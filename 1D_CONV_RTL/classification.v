==> flow/design.v <==
module classification(clk,reset,datain,dataout); 
parameter DATA_WIDTH = 16;
parameter NODES = 10;
input clk,reset;
input signed [DATA_WIDTH*NODES-1:0] datain;
output reg [3:0] dataout;
wire signed [DATA_WIDTH-1:0] num_reg [0:9];
reg signed [DATA_WIDTH-1:0] max_num;
genvar i; 
  for(i = 0; i < 10; i = i + 1) 
  begin:for_assign
        assign  num_reg[9-i] = datain[i*DATA_WIDTH+:DATA_WIDTH];
end
integer j;
always@(posedge clk) begin
    if(reset == 0) begin
        max_num = 16'b0;
    end else begin
        for(j=0; j<10; j=j+1)begin
            if(num_reg[j]>max_num)
                max_num = num_reg[j];
            else
                max_num = max_num;
        end
    end
end
always@(posedge clk) begin
    if(reset == 0)
        dataout <= 4'b0000;
    else if(max_num == datain[15:0])
        dataout <= 4'b1010;
    else if(max_num == datain[31:16])
        dataout <= 4'b1001;
    else if(max_num == datain[47:32])
        dataout <= 4'b1000;
    else if(max_num == datain[63:48])
        dataout <= 4'b0111;
    else if(max_num == datain[79:64])
        dataout <= 4'b0110;
    else if(max_num == datain[95:80])
        dataout <= 4'b0101;
    else if(max_num == datain[111:96])
        dataout <= 4'b0100;
    else if(max_num == datain[127:112])
        dataout <= 4'b0011;
    else if(max_num == datain[143:128])
        dataout <= 4'b0010;
    else if(max_num == datain[159:144])
        dataout <= 4'b0001;
    else 
        dataout <= 4'b0000;
end
endmodule
==> Reports on classification <==
Tool output for the design above, in the order of the flow.
Lines are those of the file above, counted from 1.
Library cell names are shortened.
{ "inputs": {"design": "classification", "clk_port": "clk", "cell_library": "sky130hd", "corner": "tt_025C_1v80"} }

==> Elaborated design <==
Counts by Yosys on the flattened word-level netlist (proc, flatten, opt, wreduce; memories kept). Register bits leave out memories and registers merged into their read ports (data or address). Print and check cells are left out. Cells with the same type and inputs are merged into one.
{ "op_classes": {"muxes": 29, "logic": 1, "n_reduce_logical": 2, "compare": 10, "n_eq": 10} }
{ "op_table": {"columns": ["operator", "n"], "rows": [
  ["2-to-1 mux 16 bit", 19],
  ["> comparator 16 bit", 10],
  ["== test 16 bit", 10],
  ["2-to-1 mux 4 bit", 3],
  ["2-to-1 mux 3 bit", 4],
  ["OR reduction 4 bit", 1],
  ["2-to-1 mux 2 bit", 2],
  ["OR reduction 2 bit", 1],
  ["NOT 1 bit", 1],
  ["2-to-1 mux 1 bit", 1]
]} }
{ "word_totals": {"out_inout_bits": 4, "inputBits": 162, "regBits": 20} }

==> Longest topological paths <==
Depth = most cells in a row (Yosys ltp): at word level without a register or memory, in the mapped netlist without a sequential cell, where the memories' decode and read muxes count.
{ "depth": {"depth_word": 29, "ABC_AREA": 0, "mapped_depth": 153, "ltp_nobuf": 141} }

==> Mapped cells and area <==
Yosys stat after the flow's synthesis: flattened, memories mapped to cells. It holds for the ABC_AREA given above (unset counts as 0); a run with the other value may have another netlist.
The area totals of this step are shown rounded.
{ "mapped": {"ffs": 20, "yosys_area_um2": 9130, "cell_count": 1243} }
{ "by_type": {"columns": ["cell", "n"], "rows": [
  ["ha_1", 144],
  ["xor2_1", 91],
  ["mux2_2", 51],
  ["xnor2_1", 60],
  ["inv_1", 131],
  ["dfxtp_1", 20],
  ["a21oi_1", 76],
  ["o21ai_0", 73],
  ["nand4_1", 44],
  ["nand2_1", 66],
  ["nor2_1", 65],
  ["mux2i_1", 19],
  ["nor4_1", 30],
  ["nand3_1", 35],
  ["nor2b_1", 23],
  ["a31oi_1", 22],
  ["a21o_1", 17],
  ["nand2b_1", 19]
]} }
Other cell types: 74; their cells: 257.

==> Timing after synthesis <==
Path of least setup slack by OpenSTA after synthesis, without wires, with an ideal clock, recovery checks aside; 20% of the period is set as input and as output delay. Where synthesis merged equal registers, the netlist keeps one of their names.
{ "synth_timing": {"path_kind": "input -> register", "from": "in datain[159]", "to": "reg max_num[10]", "n_path_buf": 12, "period_ns": 30.9, "setup_time_ns": 0.074, "delay_ns": 23.812, "launch_ns": 6.180, "path_stages": 139, "arrival_time_ns": 29.918, "slack_ns": 0.908, "synth_period_reached_ns": 29.992} }
"delay_ns" = arrival - input delay + setup time.
"path_stages" counts driving pins, that of a launching flip-flop among them; a cell with two outputs on the path counts twice.
"synth_period_reached_ns" is the clock period less the worst setup slack; recovery checks do not enter. This is arithmetic on one report: input and output delays are still those of the set period (20% each).
The rows between start and end are the longest chain of elaborated cells between them; the timing report does not say that the signal goes this way. Where chains are equally long, one stands for them.
Each line given opens the expression or statement behind the cell; cells for indexed reads and writes are added by Yosys, which also makes memories of some case tables.
At most two assigning lines are given for a register; there are more.
{ "synth_via": {"cell_sequence": "ha_1 -> nand4_1 -> nor2_1 -> a311o_1 -> a211o_1 -> nand2_1 -> buf_4 -> clkbuf_1 -> a21oi_1 -> ha_1 -> nand4_1 -> nor4_1 -> nand2_1 -> or2_2 -> nand2_1 -> mux2i_1 -> o21ai_1 -> clkbuf_1 -> [103 not listed] -> buf_6 -> nor2_2 -> mux2i_1 -> ha_1 -> nor2b_1 -> o21a_1 -> o21ai_0 -> nand2b_1 -> a21oi_1 -> nor2b_1 -> o21ai_0 -> nand2b_1 -> a21oi_1 -> nor3_1 -> o311ai_1 -> clkbuf_1 -> o21ai_0 -> a31oi_1", "elab_chain_cells": 29} }
{ "synth_rtl": {"columns": ["item", "line", "source"], "rows": [
  ["start, declared", 5, "input signed [DATA_WIDTH*NODES-1:0] datain;"],
  ["> comparator 16 bit", 20, "if(num_reg[j]>max_num)"],
  ["2-to-1 mux 16 bit", 20, null],
  ["2-to-1 mux 16 bit", 16, "if(reset == 0) begin"],
  ["> comparator 16 bit", 20, null],
  ["2-to-1 mux 16 bit", 20, null],
  ["2-to-1 mux 16 bit", 16, null],
  ["> comparator 16 bit", 20, null],
  ["[15 not listed]", null, null],
  ["2-to-1 mux 16 bit", 20, null],
  ["2-to-1 mux 16 bit", 16, null],
  ["> comparator 16 bit", 20, null],
  ["2-to-1 mux 16 bit", 20, null],
  ["2-to-1 mux 16 bit", 16, null],
  ["> comparator 16 bit", 20, null],
  ["2-to-1 mux 16 bit", 20, null],
  ["end, assigned", 21, "max_num = num_reg[j];"],
  ["end, assigned", 23, "max_num = max_num;"],
  ["end, declared", 8, "reg signed [DATA_WIDTH-1:0] max_num;"]
]} }

==> Timing after layout <==
From the final timing report of entry A: the path of least setup slack in the routed layout; clock arrival at registers is part of the times.
{ "layout_timing": {"path_kind": "input -> register", "from": "in datain[157]", "to": "reg max_num[1]", "launch_ns": 7.56, "path_stages": 136, "period_ns": 37.8, "arrival_time_ns": 35.16, "slack_ns": 2.80, "setup_time_ns": 0.09, "n_path_buf": 7} }
The rows between start and end are the longest chain of elaborated cells between them; the timing report does not say that the signal goes this way. Where chains are equally long, one stands for them.
At most two assigning lines are given for a register; there are more.
{ "layout_via": {"cell_sequence": "clkdlybuf4s50_1 -> ha_1 -> nand4_1 -> nor2_1 -> a311o_1 -> a211o_1 -> nand2_1 -> buf_16 -> nor2_1 -> a21oi_1 -> ha_1 -> nand4_1 -> nor4_2 -> nand2_1 -> o211ai_1 -> o32a_1 -> o21ai_1 -> buf_4 -> [100 not listed] -> a31o_2 -> nor3_4 -> o211ai_2 -> o21ai_1 -> and2_1 -> ha_1 -> a21o_1 -> a21o_1 -> a21oi_1 -> nor2b_1 -> o21ai_0 -> nand2b_1 -> a21oi_1 -> nand2_1 -> o311ai_2 -> buf_4 -> nand3_1 -> o221ai_1", "elab_chain_cells": 29} }
{ "layout_rtl": {"columns": ["item", "line", "source"], "rows": [
  ["start, declared", 5, "input signed [DATA_WIDTH*NODES-1:0] datain;"],
  ["> comparator 16 bit", 20, "if(num_reg[j]>max_num)"],
  ["2-to-1 mux 16 bit", 20, null],
  ["2-to-1 mux 16 bit", 16, "if(reset == 0) begin"],
  ["> comparator 16 bit", 20, null],
  ["2-to-1 mux 16 bit", 20, null],
  ["2-to-1 mux 16 bit", 16, null],
  ["> comparator 16 bit", 20, null],
  ["[15 not listed]", null, null],
  ["2-to-1 mux 16 bit", 20, null],
  ["2-to-1 mux 16 bit", 16, null],
  ["> comparator 16 bit", 20, null],
  ["2-to-1 mux 16 bit", 20, null],
  ["2-to-1 mux 16 bit", 16, null],
  ["> comparator 16 bit", 20, null],
  ["2-to-1 mux 16 bit", 20, null],
  ["end, assigned", 21, "max_num = num_reg[j];"],
  ["end, assigned", 23, "max_num = max_num;"],
  ["end, declared", 8, "reg signed [DATA_WIDTH-1:0] max_num;"]
]} }

Subject: flow runs of classification

Hi,

Measured data: module classification, platform sky130hd, 2 stored runs of the flow under differing settings, order arbitrary. Input and output delays are each 20% of the period that was set; the output load is 0.01 pF.
By "clock_period_reached_ns" is meant the clock period of the run minus its worst setup slack. This is arithmetic on one report: input and output delays are still those of the set period (20% each).
Measured values are rounded.
[
  {
    "run": "entry A",
    "settings": { "period_ns": 37.8, "CORE_UTILIZATION": 23, "PLACE_DENSITY_LB_ADDON": 0.3, "CORE_ASPECT_RATIO": 1.93, "CORE_MARGIN": 2, "CELL_PAD_IN_SITES_GLOBAL_PLACEMENT": 2, "TNS_END_PERCENT": 85, "CTS_CLUSTER_DIAMETER": 30, "SLEW_MARGIN": 0, "MIN_ROUTING_LAYER": "met1", "CAP_MARGIN": 20 },
    "results": { "finalCellArea_um2": 11500, "worstSetupSlack_ns": 2.80, "clock_period_reached_ns": 35.002, "synthArea_um2": 9130, "dieArea_um2": 41400 }
  },
  {
    "run": "entry B",
    "settings": { "period_ns": 35.6, "CORE_UTILIZATION": 52, "PLACE_DENSITY_LB_ADDON": 0.1, "HOLD_SLACK_MARGIN": 0.06, "CELL_PAD_IN_SITES_DETAIL_PLACEMENT": 1, "GPL_TIMING_DRIVEN": 1, "CTS_CLUSTER_DIAMETER": 337, "SLEW_MARGIN": 20, "MAX_ROUTING_LAYER": "met5", "CAP_MARGIN": 20, "CORE_MARGIN": 2 },
    "results": { "finalCellArea_um2": 11300, "worstSetupSlack_ns": -1.66, "clock_period_reached_ns": 37.261, "synthArea_um2": 9130, "dieArea_um2": 18600 }
  }
]

Regards
